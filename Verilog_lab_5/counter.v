==> flow/design.v <==
module counter(
input clk,
input en,
input reset,
output reg [31:0] pulse_counter,
output reg [31:0] counter_status);
wire hundredth_of_second_passed = (pulse_counter == 31'd499999);
always @(posedge clk or posedge reset)
begin
	if(reset) 
	begin
		pulse_counter <= 0;
		counter_status <= 1;
	end
	else
	begin
		if(en | hundredth_of_second_passed)
			begin
				if(hundredth_of_second_passed) 
					begin
						pulse_counter<=0;
						counter_status<=0;
					end
				else 
				begin
					pulse_counter <= pulse_counter + 1;
					counter_status <= counter_status + 1;
				end
			end
		else
			begin
				pulse_counter <= pulse_counter;
				counter_status <= counter_status;
			end
		end
	end
endmodule
---- Tool chain data of counter ----
The steps from the RTL of counter to its reports follow in flow order.
Line numbers count from 1 in the design file above.
Cell names lack the library's common part.
The mark -- stands for no value.
set-up
  design top .............................. counter
  clock input ............................. clk
  cell library ............................ sky130hd
  timing corner ........................... tt_025C_1v80

---- Word level ----
Source: Yosys, flattened and elaborated, memories not mapped. Widths are those after wreduce; folded enables and synchronous resets count as part of the registers. Registers that Yosys merges into a memory's read port (data or address) are not register bits. Print and check cells do not count. Equal cells are merged and count once.
cells by class
  $add $sub $neg .......................... 2
  equal/unequal tests ..................... 1
  muxes and demuxes ....................... 2
  bitwise gates (word level) .............. 1
operators with widths
  cell                                            count
  adder 32 x 1 -> 32 bit with constant B          2
  2-to-1 mux 32 bit                               2
  equality test 32 x 19 -> 1 bit with constant B  1
  OR 1 bit                                        1
word-level totals
  bits in registers ....................... 64
  input port bits ......................... 3
  output and inout bits ................... 64
  elaborated cells ........................ 8

---- Depth ----
Depth = most cells in a row (Yosys ltp): at word level without a register or memory, in the mapped netlist without a sequential cell, where the memories' decode and read muxes count.
logic depth
  depth in word-level cells ............... 2
  ABC_AREA ................................ 0
  mapped depth ............................ 7
  mapped depth without buffers ............ 5

---- Netlist ----
Source: synth_stat.txt of the flow (Yosys; design flattened, memories mapped). It holds for the ABC_AREA given above (unset counts as 0); a run with the other value may have another netlist.
Totals and module areas in this step are rounded.
synthesis totals
  cell count .............................. 335
  cell area after synthesis ............... 3,260 µm²
  mapped flip-flops ....................... 64
cell types
  type     count
  dfrtp_1  63
  xnor2_1  23
  xor2_1   16
  nand4_1  21
  nor2_1   29
  or4_1    13
  a21oi_1  19
  or3_1    14
  nand2_1  22
  nand3_1  15
  o31ai_1  10
  nor3_1   13
  nor4_1   10
  o21ai_0  12
  inv_1    12
  or4_4    4
  buf_2    6
  nand3_2  3
Other cell types: 16; their cells: 30.

---- Worst setup path after synthesis ----
Source: OpenSTA report_checks on the synthesized netlist (no wires, ideal clock, input and output delay 20% of the period each), path of least setup slack; recovery checks are left aside. Register names are those of the netlist, which keeps one name where synthesis merged equal registers.
timing path after synthesis
  kind .................................... reg-to-reg
  start ................................... register counter_status[0]
  end ..................................... register counter_status[18]
  period .................................. 3.19 ns
  arrival time ............................ 2.194 ns
  required time ........................... 3.115 ns
  setup slack ............................. 0.922 ns
  path delay .............................. 2.269 ns
  stages on the path ...................... 7
  path buffers ............................ 1
  synthesis period reached ................ 2.268 ns
"path delay" is the arrival time less input delay plus setup time.
"stages on the path": output pins that drive a net of the path, with the launching flip-flop's if there is one; two outputs of one cell count as two.
"synthesis period reached" is the clock period less the worst setup slack; recovery checks do not enter. This is arithmetic on one report: input and output delays are still those of the set period (20% each).
The rows between start and end are the longest chain of elaborated cells between them; the timing report does not say that the signal goes this way. Where chains are equally long, one stands for them.
A line is the first line of the expression or statement that the cell stems from. Yosys adds cells for indexed reads and writes and turns some case tables into memories.
A register here has more assigning lines than the two given.
between the ends, after synthesis
  cell sequence ........................... dfstp_2 -> ha_1 -> nand4_1 -> or4_1 -> buf_2 -> or4_4 -> a21oi_2
  cells in the longest elaborated chain ... 2
  elaborated cells on any way between the ends .. 2
  RTL lines with such cells ............... 2
ends and longest elaborated chain, after synthesis
  element                 line  source
  start, declared         6     output reg [31:0] counter_status);
  start, assigned         27    counter_status <= counter_status + 1;
  start, assigned         33    counter_status <= counter_status;
  adder 32 x 1 -> 32 bit  27
  2-to-1 mux 32 bit       19    if(hundredth_of_second_passed)
  end, assigned           27
  end, assigned           33
  end, declared           6

---- Worst path after layout ----
From the final timing report of flow run 1: the path of least setup slack in the routed layout; clock arrival at registers is part of the times.
timing path post-layout
  kind .................................... reg-to-reg
  start ................................... register counter_status[0]
  end ..................................... register counter_status[30]
  period .................................. 2.64 ns
  arrival time ............................ 2.63 ns
  required time ........................... 2.90 ns
  setup slack ............................. 0.27 ns
  stages on the path ...................... 7
  path buffers ............................ 1
The rows between start and end are the longest chain of elaborated cells between them; the timing report does not say that the signal goes this way. Where chains are equally long, one stands for them.
A register here has more assigning lines than the two given.
between the ends, post-layout
  cell sequence ........................... dfstp_2 -> ha_1 -> nand4_1 -> or4_1 -> buf_4 -> or4_1 -> a21oi_1
  cells in the longest elaborated chain ... 2
  elaborated cells on any way between the ends .. 2
  RTL lines with such cells ............... 2
ends and longest elaborated chain, post-layout
  element                 line  source
  start, declared         6     output reg [31:0] counter_status);
  start, assigned         27    counter_status <= counter_status + 1;
  start, assigned         33    counter_status <= counter_status;
  adder 32 x 1 -> 32 bit  27
  2-to-1 mux 32 bit       19    if(hundredth_of_second_passed)
  end, assigned           27
  end, assigned           33
  end, declared           6

Add stored flow runs of counter

Measured results for counter: 2 stored runs of the Yosys and OpenROAD flow on sky130hd. The settings differ; the order carries no meaning. The constraints put input and output delay at 20% of the set period each and load the outputs with 0.01 pF.
By "total power after layout" is meant OpenSTA's value without simulated activity: inputs other than the clock are taken to toggle once in ten clock periods, and the tool carries that through the logic.
The results are shown rounded.

---- flow run 1 ----
settings
  period_ns = 2.64
  CAP_MARGIN = 20
  CORE_MARGIN = 2
  CORE_UTILIZATION = 40
  SLEW_MARGIN = 20
results
  chip area after synthesis (Yosys) ....... 3,260 µm²
  full die area ........................... 8,880 µm²
  post-route worst hold slack ............. 0.525 ns
  utilization after routing ............... 55.2 %
  standard-cell area of the final layout .. 4,310 µm²
  worst slack on setup checks ............. 0.270 ns
  total power after layout ................ 0.00258 W

---- flow run 2 ----
settings
  period_ns = 3.24
  CORE_UTILIZATION = 26
  PLACE_DENSITY = 0.35
  CTS_CLUSTER_SIZE = 52
  CAP_MARGIN = 35
  SLEW_MARGIN = 25
  CORE_MARGIN = 2
results
  chip area after synthesis (Yosys) ....... 3,260 µm²
  full die area ........................... 13,400 µm²
  post-route worst hold slack ............. 0.519 ns
  utilization after routing ............... 36.5 %
  standard-cell area of the final layout .. 4,420 µm²
  worst slack on setup checks ............. 0.583 ns
  total power after layout ................ 0.00241 W
